==> flow/design.v <==
module multiplier_pipelined(
    input clk,
    input logic[31:0] a,
    input logic[31:0] b,
    output logic[63:0] r
);
    logic [31:0] pp_lo_lo;
    logic [31:0] pp_hi_lo;
    logic [31:0] pp_lo_hi;
    logic [31:0] pp_hi_hi;
    logic[31:0] a_hi, a_lo, b_hi, b_lo;
    assign a_hi = a[31:16];
    assign a_lo = a[15:0];
    assign b_hi = b[31:16];
    assign b_lo = b[16:0];
    always_ff @(posedge clk) begin
        pp_lo_lo <= a_lo * b_lo;
        pp_hi_lo = a_hi * b_lo;
        pp_lo_hi <= a_lo * b_hi;
        pp_hi_hi <= a_hi * b_hi;
        r <= { pp_hi_hi , 32'h00000000}
             +
             { 32'h00000000, pp_lo_lo}
             +
             { 16'h0000, pp_hi_lo, 16'h0000}
             +
             { 16'h0000, pp_lo_hi, 16'h0000};
    end
endmodule
Step by step through the tools: multiplier_pipelined. What the tools print for multiplier_pipelined, step after step. Line numbers count from 1 in the design file above. Cell names lack the library's common part. A cell with -- has no value.

Top module: multiplier_pipelined. Clock input: clk. Library: sky130hd. Corner: tt_025C_1v80.

Elaborated design. Counts by Yosys on the flattened word-level netlist (proc, flatten, opt, wreduce; memories kept). Register bits leave out memories and registers merged into their read ports (data or address); mux counts leave out enables and synchronous resets folded into registers. Print and check cells are left out. Cells with the same type and inputs are merged into one.

For add/sub/neg operators the number is 3. For multiply operators the number is 4. The figure for divide/modulo/power cells is 0. The figure for $lt $le $gt $ge is 0. The entry for equality and inequality tests reads 0. The figure for shifts and indexed selects is 0. The figure for mux-type cells is 0. Bitwise logic cells: 0. The figure for reductions and logical operators is 0.

Operators with widths (number): multiplier 16 x 16 -> 32 bit (2); multiplier 16 x 17 -> 32 bit (2); adder 64 x 48 -> 64 bit (2); adder 64 x 32 -> 64 bit (1).

The entry for bits in registers reads 160. The entry for latch bits reads 0. The figure for memory bits (writable) is 0. Bits in read-only memories: 0. For word width x clocked read ports the number is 0. For memory cells the number is 0. Under bits of input ports stands 65. For output and inout port bits the number is 64. The figure for word-level cells is 11.

Logic depth. Yosys ltp: most cells in a row. Word level: on the elaborated netlist, between registers, memories and ports. Mapped: between sequential cells and ports; inverters and the memories' decode and read muxes count.

Depth in word-level cells: 3. Under ABC_AREA stands 0. Under mapped depth stands 35. Gate-level depth less buffers: 34.

Mapped cells and area. The flow's flattened synthesis, as Yosys stat reports it; memories are mapped. The netlist is that of the ABC_AREA named above (0 if unset); the other value can give another one. Totals and module areas in this step are rounded.

The entry for standard cells after synthesis reads 4529. Under synthesis area stands 40200 um^2. Sequential part of the area: 3200 um^2. The entry for flip-flops reads 160. Under buffer cells stands 204.

Cell types: fa_1 (number 835, area in all 1.67E+04 um^2); ha_1 (number 442, area in all 5.53E+03 um^2); inv_1 (number 1031, area in all 3.87E+03 um^2); dfxtp_1 (number 160, area in all 3.2E+03 um^2); nand2_1 (number 715, area in all 2.68E+03 um^2); and2_1 (number 381, area in all 2.38E+03 um^2); xnor2_1 (number 108, area in all 945.907 um^2); clkbuf_1 (number 203, area in all 761.981 um^2); a21oi_1 (number 138, area in all 690.662 um^2); xor2_1 (number 49, area in all 429.162 um^2); a21o_1 (number 57, area in all 427.91 um^2); o21ai_0 (number 74, area in all 370.355 um^2); nor2_1 (number 75, area in all 281.52 um^2); nand3_1 (number 34, area in all 170.163 um^2); a211oi_1 (number 21, area in all 157.651 um^2); o21bai_1 (number 19, area in all 142.637 um^2); and3_1 (number 17, area in all 106.352 um^2); nand4_1 (number 15, area in all 93.84 um^2).

Not listed: further types 46, cells in them 155.

Worst setup path after synthesis. Source: OpenSTA report_checks on the synthesized netlist (no wires, ideal clock, input and output delay 20% of the period each), path of least setup slack; recovery checks are left aside. Register names are those of the netlist, which keeps one name where synthesis merged equal registers.

Path type: input to register. Start point: input port b[16]. End point: register r[56]. The entry for clock period reads 17100 ps. External input delay: 3420 ps. The figure for library setup time is 72 ps. The figure for arrival time is 10778 ps. Under setup slack stands 6250 ps. Under delay of the path stands 7430 ps. The figure for stages on the path is 31. Under buffers on the path stands 2. Period reached after synthesis: 10850 ps.

"delay of the path" = arrival - input delay + setup time. "stages on the path" counts driving pins, that of a launching flip-flop among them; a cell with two outputs on the path counts twice. "period reached after synthesis" is the clock period less the worst setup slack; recovery checks do not enter. This is arithmetic on one report: input and output delays are still those of the set period (20% each). Between the ends stands the longest chain of elaborated cells between them, by number of cells; it is not shown to be the way that was timed. Of several equally long chains one is given. Each line given opens the expression or statement behind the cell; cells for indexed reads and writes are added by Yosys, which also makes memories of some case tables.

Cell sequence: clkbuf_1 nand2_1 fa_1 fa_1 inv_1 fa_1 fa_1 fa_1 inv_1 fa_1 inv_1 ha_1 clkbuf_1 a21o_1 a211oi_1 nand2_1 o41ai_1 o31ai_1 a21oi_1 xnor2_1 fa_1 ha_1 a21o_1 a21o_1 a21oi_1 nand3_1 o211ai_1 o21bai_1 a22o_1 nand3_1 xnor2_1. For cells in the longest elaborated chain the number is 3. The entry for elaborated cells on any way between the ends reads 3. Source lines of those cells: 2.

Ends and longest elaborated chain, after synthesis: start, declared (line 4) `input logic[31:0] b,`; multiplier 16 x 17 -> 32 bit (line 18) `pp_hi_lo = a_hi * b_lo;`; adder 64 x 48 -> 64 bit (2 in a row) (line 21) `r <= { pp_hi_hi , 32'h00000000}`; end, assigned (line 21); end, declared (line 5) `output logic[63:0] r`.

Timing after layout. From the final timing report of entry A: the path of least setup slack in the routed layout; clock arrival at registers is part of the times. The path's times are printed in steps of 10 ps; the period is the one set.

Path type: input to register. Start point: input port b[5]. End point: register r[61]. The entry for clock period reads 7430 ps. External input delay: 1490 ps. The figure for library setup time is 110 ps. The figure for arrival time is 9020 ps. Under setup slack stands -1170 ps. The figure for stages on the path is 31. Under buffers on the path stands 5.

Between the ends stands the longest chain of elaborated cells between them, by number of cells; it is not shown to be the way that was timed. Of several equally long chains one is given.

Cell sequence: buf_12 buf_12 and2_4 fa_1 inv_2 fa_1 fa_1 fa_1 inv_1 fa_1 fa_1 ha_4 nand2_4 nor2_4 nand4b_1 a21oi_4 nor4_4 o31ai_2 buf_4 xor2_2 fa_1 ha_4 nand4_1 or4b_4 a21oi_4 o21ai_4 buf_6 a21oi_4 buf_12 nand4_1 xnor2_1. For cells in the longest elaborated chain the number is 3. The entry for elaborated cells on any way between the ends reads 3. Source lines of those cells: 2.

Ends and longest elaborated chain, post-layout: start, declared (line 4) `input logic[31:0] b,`; multiplier 16 x 17 -> 32 bit (line 18) `pp_hi_lo = a_hi * b_lo;`; adder 64 x 48 -> 64 bit (2 in a row) (line 21) `r <= { pp_hi_hi , 32'h00000000}`; end, assigned (line 21); end, declared (line 5) `output logic[63:0] r`.

2 stored runs of multiplier_pipelined in the flow (synthesis by Yosys, layout by OpenROAD, sky130hd cells), in arbitrary order. Constraints: input delay and output delay 20% of the set period each, output load 0.01 pF. By "clock period achieved" is meant the clock period of the run minus its worst setup slack. This is arithmetic on one report: input and output delays are still those of the set period (20% each). By "critical setup path time" is meant the share of the clock period that the worst setup path is allowed (20% is reserved at inputs, 20% at outputs), minus its slack. Clock arrival times at its registers enter into it. "critical setup path time" is given in steps of 10 ps. The measured numbers are rounded.

Files of entry A:
==> flow/run.sh <==
#!/bin/bash
# the make line also repeats the synthesis and layout settings of config.mk as NAME=value (left out here)
make -C /OpenROAD-flow-scripts/flow DESIGN_CONFIG=/design/flow/config.mk WORK_HOME=/design/flow/orfs CLKGATE_MAP_FILE= finish
==> flow/config.mk <==
export PLATFORM = sky130hd
export DESIGN_NAME = multiplier_pipelined
export DESIGN_NICKNAME = multiplier_pipelined
export VERILOG_FILES = /design/flow/design.v
export SDC_FILE = /design/flow/constraint.sdc
export NUM_CORES = 4
export LEC_CHECK = 0
export CAP_MARGIN = 20
export CELL_PAD_IN_SITES_GLOBAL_PLACEMENT = 1
export CORE_MARGIN = 2
export CORE_UTILIZATION = 26
export CTS_CLUSTER_SIZE = 90
export GPL_ROUTABILITY_DRIVEN = 1
export HOLD_SLACK_MARGIN = 0.14
export SETUP_SLACK_MARGIN = 0.04
export SLEW_MARGIN = 20
==> flow/constraint.sdc <==
create_clock -name core_clock -period 7.43 [get_ports {clk}]
set_input_delay 1.4860 -clock core_clock [delete_from_list [all_inputs] [get_ports {clk}]]
set_output_delay 1.4860 -clock core_clock [all_outputs]
set_load 0.01 [all_outputs]

Results of entry A. For the die area the run shows 158000 um^2. For the critical setup path time the run shows 7120 ps. Critical path type: input to register. The utilization reads 35.1 %. The standard-cell area of the final layout is 53900 um^2. The clock period achieved comes to 8601 ps. The final setup TNS comes to -28100 ps. The measured post-synthesis cell area is 40200 um^2. For the worst slack on setup checks the run shows -1170 ps. The worst hold slack in the final report reads 323 ps.

Files of entry B:
==> flow/run.sh <==
#!/bin/bash
# the make line also repeats the synthesis and layout settings of config.mk as NAME=value (left out here)
make -C /OpenROAD-flow-scripts/flow DESIGN_CONFIG=/design/flow/config.mk WORK_HOME=/design/flow/orfs CLKGATE_MAP_FILE= finish
==> flow/config.mk <==
export PLATFORM = sky130hd
export DESIGN_NAME = multiplier_pipelined
export DESIGN_NICKNAME = multiplier_pipelined
export VERILOG_FILES = /design/flow/design.v
export SDC_FILE = /design/flow/constraint.sdc
export NUM_CORES = 4
export LEC_CHECK = 0
export ABC_AREA = 1
export CAP_MARGIN = 5
export CELL_PAD_IN_SITES_GLOBAL_PLACEMENT = 2
export CORE_MARGIN = 2
export CORE_UTILIZATION = 69
export CTS_CLUSTER_DIAMETER = 169
export MAX_ROUTING_LAYER = met4
export PLACE_DENSITY_LB_ADDON = 0.04
export SETUP_SLACK_MARGIN = 3.13
export SLEW_MARGIN = 20
==> flow/constraint.sdc <==
create_clock -name core_clock -period 14.8 [get_ports {clk}]
set_input_delay 2.9600 -clock core_clock [delete_from_list [all_inputs] [get_ports {clk}]]
set_output_delay 2.9600 -clock core_clock [all_outputs]
set_load 0.01 [all_outputs]

Outcome of entry B: no results, placement failed with FLW-0024.
